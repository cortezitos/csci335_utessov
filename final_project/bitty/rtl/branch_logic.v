==> flow/design.v <==
module branch_logic (
    input wire clk,
    input wire reset,
    input wire [15:0] instruction,
    input wire [15:0] last_alu_result,
    input wire        done,
    output reg [7:0] pc
);
    wire[1:0] format = instruction[1:0];
    wire[1:0] cond = instruction[3:2];
    wire[7:0] immediate = instruction[11:4];
always @(posedge clk) begin
    if (reset) begin
        pc <= 8'd0;
    end else if (done) begin
        if (format == 2'b10) begin
            case (cond)
                2'b00: pc <= (last_alu_result[7:0] == 8'd0) ? immediate : pc + 1; 
                2'b01: pc <= (last_alu_result[7:0] == 8'd1) ? immediate : pc + 1; 
                2'b10: pc <= (last_alu_result[7:0] == 8'd2) ? immediate : pc + 1; 
                default: pc <= pc + 1;
            endcase
        end else begin
            pc <= pc + 1;
        end
    end
end
endmodule
==> Step by step through the tools: branch_logic <==
What the tools print for branch_logic, step after step.
Lines are those of the file above, counted from 1.
Operators: Yosys type, input widths -> output width; for muxes data width and select width s.
{ "inputs": {"top": "branch_logic", "clock_port": "clk", "cell_library": "sky130hd", "lib_corner": "tt_025C_1v80"} }

==> Word level <==
Yosys after proc, flatten, opt, wreduce and memory -nomap, before mapping. Enables and synchronous resets that opt folds into registers are not counted as muxes. Memory bits, and registers merged into a memory's read port (data or address), are not among the register bits. Print and check cells are not counted. Equal cells are merged and count once.
{ "op_classes": {"reduce_logical": 2, "n_mux": 5, "n_div": 0, "n_eq": 5, "n_shift": 0, "n_cmp": 0, "n_mul": 0, "addsub": 1, "logic": 0} }
{ "op_table": {"columns": ["op", "n"], "rows": [
  ["$mux 8", 4],
  ["$pmux 8 s3", 1],
  ["$add 8x1->8 const B", 1],
  ["$eq 8x1->1 const B", 1],
  ["$eq 8x2->1 const B", 1],
  ["$logic_not 8->1", 1],
  ["$eq 2x2->1 const B", 2],
  ["$eq 2x1->1 const B", 1],
  ["$logic_not 2->1", 1]
]} }
{ "bits": {"regBits": 8, "mem_bits_ro": 0, "in_bits": 35, "memories": 0, "out_inout_bits": 8, "clocked_rd_ports_x_width": 0, "elab_cells": 14, "ram_bits": 0, "latchBits": 0} }

==> Longest topological paths <==
Yosys ltp: most cells in a row. Word level: on the elaborated netlist, between registers, memories and ports. Mapped: between sequential cells and ports; inverters and the memories' decode and read muxes count.
{ "depth": {"ltp_word": 4, "ABC_AREA": 0, "depth_mapped": 5} }

==> Synthesis result <==
Yosys stat after the flow's synthesis: flattened, memories mapped to cells. It holds for the ABC_AREA given above (unset counts as 0); a run with the other value may have another netlist.
{ "synth_totals": {"synth_area_um2": 575.6, "flip_flops": 8, "seqArea_um2": 160.2, "mapped_cells": 70, "buf_cells": 3} }
{ "types": {"columns": ["type", "n"], "rows": [
  ["sky130_fd_sc_hd__dfxtp_1", 8],
  ["sky130_fd_sc_hd__o32ai_1", 5],
  ["sky130_fd_sc_hd__xor2_1", 4],
  ["sky130_fd_sc_hd__nand4_1", 4],
  ["sky130_fd_sc_hd__inv_1", 6],
  ["sky130_fd_sc_hd__nand2_1", 6],
  ["sky130_fd_sc_hd__o32a_1", 2],
  ["sky130_fd_sc_hd__and3_1", 3],
  ["sky130_fd_sc_hd__nor4b_1", 2],
  ["sky130_fd_sc_hd__nand3b_1", 2],
  ["sky130_fd_sc_hd__ha_1", 1],
  ["sky130_fd_sc_hd__nor2b_1", 2],
  ["sky130_fd_sc_hd__nor3b_2", 1],
  ["sky130_fd_sc_hd__o22ai_1", 2],
  ["sky130_fd_sc_hd__buf_6", 1],
  ["sky130_fd_sc_hd__nand4bb_1", 1],
  ["sky130_fd_sc_hd__nor2_1", 3],
  ["sky130_fd_sc_hd__a21oi_1", 2]
]} }
Not listed: further types 15, cells in them 15.

==> Timing after synthesis <==
OpenSTA on the mapped netlist: ideal clock, no wires. The path of least setup slack (recovery checks aside). Input and output delay are each 20% of the period. Register names are those of the netlist, which keeps one name where synthesis merged equal registers.
{ "synth_path": {"path_kind": "input-to-reg", "start": "input port instruction[3]", "end": "register pc[6]", "driving_pins": 5, "delay_ns": 1.310, "tclk_ns": 1.82, "t_required_ns": 1.750, "slack_ns": 0.145, "path_buffers": 1, "arrival_time_ns": 1.604, "launch_ns": 0.364, "in_delay_ns": 0.364, "period_less_setup_slack_ns": 1.675} }
"delay_ns" = arrival - input delay + setup time.
"driving_pins" counts driving pins, that of a launching flip-flop among them; a cell with two outputs on the path counts twice.
"period_less_setup_slack_ns" is the clock period less the worst setup slack; recovery checks do not enter. This is arithmetic on one report: input and output delays are still those of the set period (20% each).
Between the ends stands the longest chain of elaborated cells between them, by number of cells; it is not shown to be the way that was timed. Of several equally long chains one is given.
Each line given opens the expression or statement behind the cell; cells for indexed reads and writes are added by Yosys, which also makes memories of some case tables.
A register here has more assigning lines than the two given.
{ "synth_between": {"path_cell_list": "sky130_fd_sc_hd__or4_1 -> sky130_fd_sc_hd__and3_1 -> sky130_fd_sc_hd__buf_6 -> sky130_fd_sc_hd__o32a_1 -> sky130_fd_sc_hd__a21oi_1", "elab_chain_cells": 3, "cells_between": 5} }
{ "synth_lines": {"columns": ["element", "line", "rtl"], "rows": [
  ["from (decl)", 4, "input wire [15:0] instruction,"],
  ["$eq 2x2->1", 17, "case (cond)"],
  ["$pmux 8 s3", 17, null],
  ["$mux 8", 16, "if (format == 2'b10) begin"],
  ["to (assign)", 18, "2'b00: pc <= (last_alu_result[7:0] == 8'd0) ? immediate : pc + 1;"],
  ["to (assign)", 19, "2'b01: pc <= (last_alu_result[7:0] == 8'd1) ? immediate : pc + 1;"],
  ["to (decl)", 7, "output reg [7:0] pc"]
]} }

==> Path in the finished layout <==
From the final timing report of run 1: the path of least setup slack in the routed layout; clock arrival at registers is part of the times.
{ "layout_path": {"path_kind": "input-to-reg", "start": "input port instruction[3]", "end": "register pc[5]", "tclk_ns": 2.18, "in_delay_ns": 0.44, "t_required_ns": 2.30, "launch_ns": 0.44, "path_buffers": 1, "driving_pins": 5, "arrival_time_ns": 2.16, "slack_ns": 0.14} }
Between the ends stands the longest chain of elaborated cells between them, by number of cells; it is not shown to be the way that was timed. Of several equally long chains one is given.
A register here has more assigning lines than the two given.
{ "layout_between": {"path_cell_list": "sky130_fd_sc_hd__clkdlybuf4s50_1 -> sky130_fd_sc_hd__or4_1 -> sky130_fd_sc_hd__and3_1 -> sky130_fd_sc_hd__nor3b_2 -> sky130_fd_sc_hd__o32ai_1", "elab_chain_cells": 3, "cells_between": 5} }
{ "layout_lines": {"columns": ["element", "line", "rtl"], "rows": [
  ["from (decl)", 4, "input wire [15:0] instruction,"],
  ["$eq 2x2->1", 17, "case (cond)"],
  ["$pmux 8 s3", 17, null],
  ["$mux 8", 16, "if (format == 2'b10) begin"],
  ["to (assign)", 18, "2'b00: pc <= (last_alu_result[7:0] == 8'd0) ? immediate : pc + 1;"],
  ["to (assign)", 19, "2'b01: pc <= (last_alu_result[7:0] == 8'd1) ? immediate : pc + 1;"],
  ["to (decl)", 7, "output reg [7:0] pc"]
]} }

FLOW RESULTS
============

Measured results for branch_logic: 2 stored runs of the Yosys and OpenROAD flow on sky130hd. The settings differ; the order carries no meaning. The constraints put input and output delay at 20% of the set period each and load the outputs with 0.01 pF.
"clock_period_reached_ns" means the clock period less the worst setup slack. The figure is calculated, with input and output delays left at 20% of the set period.
By "worst_path_ns" is meant the share of the clock period that the worst setup path is allowed (20% is reserved at inputs, 20% at outputs), minus its slack. Clock arrival times at its registers enter into it.
"total_power_uw" is the tool's figure for a default switching activity; nothing was simulated.
[
  {
    "run": "run 1",
    "settings": { "period_ns": 2.18, "CAP_MARGIN": 20, "CORE_MARGIN": 2, "CORE_UTILIZATION": 40, "SLEW_MARGIN": 20 },
    "results": { "yosys.chip_area_um2": 575.6, "total_die_area_um2": 1758.1, "cell_area_final_um2": 950.9, "utilization_pct": 72.2, "worst_setup_slack_ns": 0.136, "tns_ns": 0.000, "hold_worst_slack_ns": 0.545, "total_power_uw": 363.6, "clock_period_reached_ns": 2.044, "worst_path_ns": 1.61, "path_kind": "input-to-reg" }
  },
  {
    "run": "run 2",
    "settings": { "period_ns": 1.01, "CORE_UTILIZATION": 69, "SETUP_SLACK_MARGIN": -0.07, "PLACE_DENSITY": 0.73, "CELL_PAD_IN_SITES_DETAIL_PLACEMENT": 0, "TNS_END_PERCENT": 75, "ABC_AREA": 1, "CTS_CLUSTER_SIZE": 34, "CAP_MARGIN": 15, "SLEW_MARGIN": 10, "MIN_ROUTING_LAYER": "met2", "MAX_ROUTING_LAYER": "met5", "CORE_MARGIN": 2 },
    "outcome": "unfinished; error GPL-0301 in placement"
  }
]
