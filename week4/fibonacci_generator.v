==> flow/design.v <==
module fibonacci_generator (
    input clk,         
    input rst,         
    input enable,      
    output reg [31:0] fib_out   
);
reg [31:0] fib_prev1;   
reg [31:0] fib_prev2;   
always @(posedge clk or posedge rst) begin
    if (rst) begin
        fib_prev1 <= 32'd1;   
        fib_prev2 <= 32'd0;  
        fib_out <= 32'd0;     
    end else if (enable) begin
        fib_out <= fib_prev1 + fib_out;
        fib_prev2 <= fib_prev1;
        fib_prev1 <= fib_out;
    end
end
endmodule
Reports on fibonacci_generator
Tool output for the design above, in the order of the flow.
Line numbers count from 1 in the design file above.
A cell with -- has no value.
- top module: fibonacci_generator
- clock input: clk
- library: sky130hd
- library corner: tt_025C_1v80

Word level
Counts by Yosys on the flattened word-level netlist (proc, flatten, opt, wreduce; memories kept). Register bits leave out memories and registers merged into their read ports (data or address); mux counts leave out enables and synchronous resets folded into registers. Print and check cells are left out. Cells with the same type and inputs are merged into one.
- noted register bits: 64
- latch bits at 0
- memory bits (writable): 0
- noted bits in read-only memories: 0
- clocked read ports x word width at 0
- memories at 0
- input bits: 3
- noted elaborated cells: 3
- add/subtract/negate cells: 1
- multipliers: 0
- noted divide/modulo/power cells: 0
- noted magnitude comparators: 0
- equality and inequality tests at 0
- noted shift operators: 0
- noted muxes and demuxes: 0
- noted bitwise operators: 0
- reductions and logical operators: 0
- operators by type and width (operator ; number):
    adder 32 bit ; 1

Longest topological paths
Yosys ltp: most cells in a row. Word level: on the elaborated netlist, between registers, memories and ports. Mapped: between sequential cells and ports; inverters and the memories' decode and read muxes count.
- depth in word-level cells: 1
- ABC_AREA: 1
- noted gate-level depth with buffers: 14
- noted mapped depth without buffers: 14

Synthesis result
Yosys stat after the flow's synthesis: flattened, memories mapped to cells. It holds for the ABC_AREA given above (unset counts as 0); a run with the other value may have another netlist.
- cell count: 746
- synthesis area: 4840.9 µm²
- noted sequential area: 1602.8 µm²
- mapped flip-flops: 64
- buffer cells at 15
- cell types (type ; number ; area in all (µm²)):
    sky130_fd_sc_hd__dfrtp_1 ; 63 ; 1.58E+03
    sky130_fd_sc_hd__nand2_1 ; 355 ; 1.33E+03
    sky130_fd_sc_hd__inv_1 ; 107 ; 401.635
    sky130_fd_sc_hd__ha_1 ; 31 ; 387.872
    sky130_fd_sc_hd__nand3_1 ; 39 ; 195.187
    sky130_fd_sc_hd__xnor2_1 ; 15 ; 131.376
    sky130_fd_sc_hd__nor2_1 ; 32 ; 120.115
    sky130_fd_sc_hd__nand2_2 ; 15 ; 93.84
    sky130_fd_sc_hd__a21oi_1 ; 17 ; 85.082
    sky130_fd_sc_hd__nand3_2 ; 8 ; 80.077
    sky130_fd_sc_hd__o21ai_0 ; 8 ; 40.038
    sky130_fd_sc_hd__nor2_2 ; 5 ; 31.28
    sky130_fd_sc_hd__clkbuf_1 ; 8 ; 30.029
    sky130_fd_sc_hd__nand3b_1 ; 4 ; 30.029
    sky130_fd_sc_hd__nor3_2 ; 3 ; 30.029
    sky130_fd_sc_hd__a21oi_2 ; 3 ; 26.275
    sky130_fd_sc_hd__dfstp_2 ; 1 ; 26.275
    sky130_fd_sc_hd__o21ai_1 ; 5 ; 25.024
Not listed: further types 14, cells in them 27.

Timing after synthesis
Path of least setup slack by OpenSTA after synthesis, without wires, with an ideal clock, recovery checks aside; 20% of the period is set as input and as output delay. Where synthesis merged equal registers, the netlist keeps one of their names.
- path kind: register to register
- start point: reg fib_out[0]
- end point: reg fib_out[28]
- noted period: 2.93 ns
- time at the first pin: 0.000 ns
- data arrival time at 1.765 ns
- data required time at 2.813 ns
- slack at 1.048 ns
- delay of the path at 1.882 ns
- driving pins on the path: 11
- path buffers: 0
- synthesis period reached at 1.882 ns
"delay of the path" is the arrival time less input delay plus setup time.
"driving pins on the path": output pins that drive a net of the path, with the launching flip-flop's if there is one; two outputs of one cell count as two.
"synthesis period reached" is the clock period less the worst setup slack; recovery checks do not enter. This is arithmetic on one report: input and output delays are still those of the set period (20% each).
The rows between start and end are the longest chain of elaborated cells between them; the timing report does not say that the signal goes this way. Where chains are equally long, one stands for them.
Each line given opens the expression or statement behind the cell; cells for indexed reads and writes are added by Yosys, which also makes memories of some case tables.
- cells stage by stage: sky130_fd_sc_hd__dfrtp_1 -> sky130_fd_sc_hd__ha_1 -> sky130_fd_sc_hd__fa_1 -> sky130_fd_sc_hd__nand3_1 -> sky130_fd_sc_hd__nand3_1 -> sky130_fd_sc_hd__nand3_1 -> sky130_fd_sc_hd__nand3_2 -> sky130_fd_sc_hd__nand2_1 -> sky130_fd_sc_hd__nand3_1 -> sky130_fd_sc_hd__nand3_1 -> sky130_fd_sc_hd__nand2_1
- length of the longest elaborated chain at 1
- elaborated cells on any way between the ends at 1
- RTL lines with such cells at 1
- those cells by class: add/sub: 1
- ends and longest elaborated chain, after synthesis (what ; RTL line ; source):
    from (decl) ; 5 ; output reg [31:0] fib_out
    from (assign) ; 13 ; fib_out <= 32'd0;
    from (assign) ; 15 ; fib_out <= fib_prev1 + fib_out;
    adder 32 bit ; 15 ;
    to (assign) ; 13 ;
    to (assign) ; 15 ;
    to (decl) ; 5 ;

Worst path after layout
From the final timing report of run A: the path of least setup slack in the routed layout; clock arrival at registers is part of the times.
- path kind: register to register
- start point: reg fib_out[0]
- end point: reg fib_out[16]
- noted period: 2.81 ns
- time at the first pin: 0.34 ns
- data arrival time at 2.32 ns
- data required time at 3.04 ns
- slack at 0.72 ns
- driving pins on the path: 11
- path buffers: 0
The rows between start and end are the longest chain of elaborated cells between them; the timing report does not say that the signal goes this way. Where chains are equally long, one stands for them.
- cells stage by stage: sky130_fd_sc_hd__dfrtp_1 -> sky130_fd_sc_hd__ha_1 -> sky130_fd_sc_hd__fa_1 -> sky130_fd_sc_hd__nand3_1 -> sky130_fd_sc_hd__nand3_1 -> sky130_fd_sc_hd__nand2_1 -> sky130_fd_sc_hd__nand2_1 -> sky130_fd_sc_hd__nand2_1 -> sky130_fd_sc_hd__nand3b_1 -> sky130_fd_sc_hd__nand3_1 -> sky130_fd_sc_hd__nand2_1
- length of the longest elaborated chain at 1
- elaborated cells on any way between the ends at 1
- RTL lines with such cells at 1
- those cells by class: add/sub: 1
- ends and longest elaborated chain, post-layout (what ; RTL line ; source):
    from (decl) ; 5 ; output reg [31:0] fib_out
    from (assign) ; 13 ; fib_out <= 32'd0;
    from (assign) ; 15 ; fib_out <= fib_prev1 + fib_out;
    adder 32 bit ; 15 ;
    to (assign) ; 13 ;
    to (assign) ; 15 ;
    to (decl) ; 5 ;

Add stored flow runs of fibonacci_generator

fibonacci_generator through Yosys and OpenROAD on sky130hd: 2 stored runs, unordered, with their settings and measured results. The constraints put input and output delay at 20% of the set period each and load the outputs with 0.01 pF.
"clock period achieved" means the clock period less the worst setup slack. The figure is calculated, with input and output delays left at 20% of the set period.

Run A
Settings were period_ns = 2.81; CORE_UTILIZATION = 15; PLACE_DENSITY_LB_ADDON = 0.03; TNS_END_PERCENT = 15; ABC_AREA = 1; CTS_CLUSTER_DIAMETER = 339; CAP_MARGIN = 20; CORE_MARGIN = 2; SLEW_MARGIN = 20
- noted the clock period achieved: 2.092 ns
- noted the smallest setup slack: 0.718 ns
- total die area: 33,725.5 µm²
- mapped cell area after synthesis: 4,840.9 µm²
- post-layout utilization: 18.9%

Run B
Settings were period_ns = 2.92; CORE_UTILIZATION = 54; CORE_ASPECT_RATIO = 0.58; CELL_PAD_IN_SITES_DETAIL_PLACEMENT = 0; TNS_END_PERCENT = 65; ABC_AREA = 0; GPL_ROUTABILITY_DRIVEN = 0; CTS_CLUSTER_SIZE = 56; CTS_CLUSTER_DIAMETER = 161; CAP_MARGIN = 0; SLEW_MARGIN = 0; MIN_ROUTING_LAYER = met1; CORE_MARGIN = 2
- noted the clock period achieved: 2.706 ns
- noted the smallest setup slack: 0.214 ns
- total die area: 8,130.5 µm²
- mapped cell area after synthesis: 3,996.3 µm²
- post-layout utilization: 67.4%
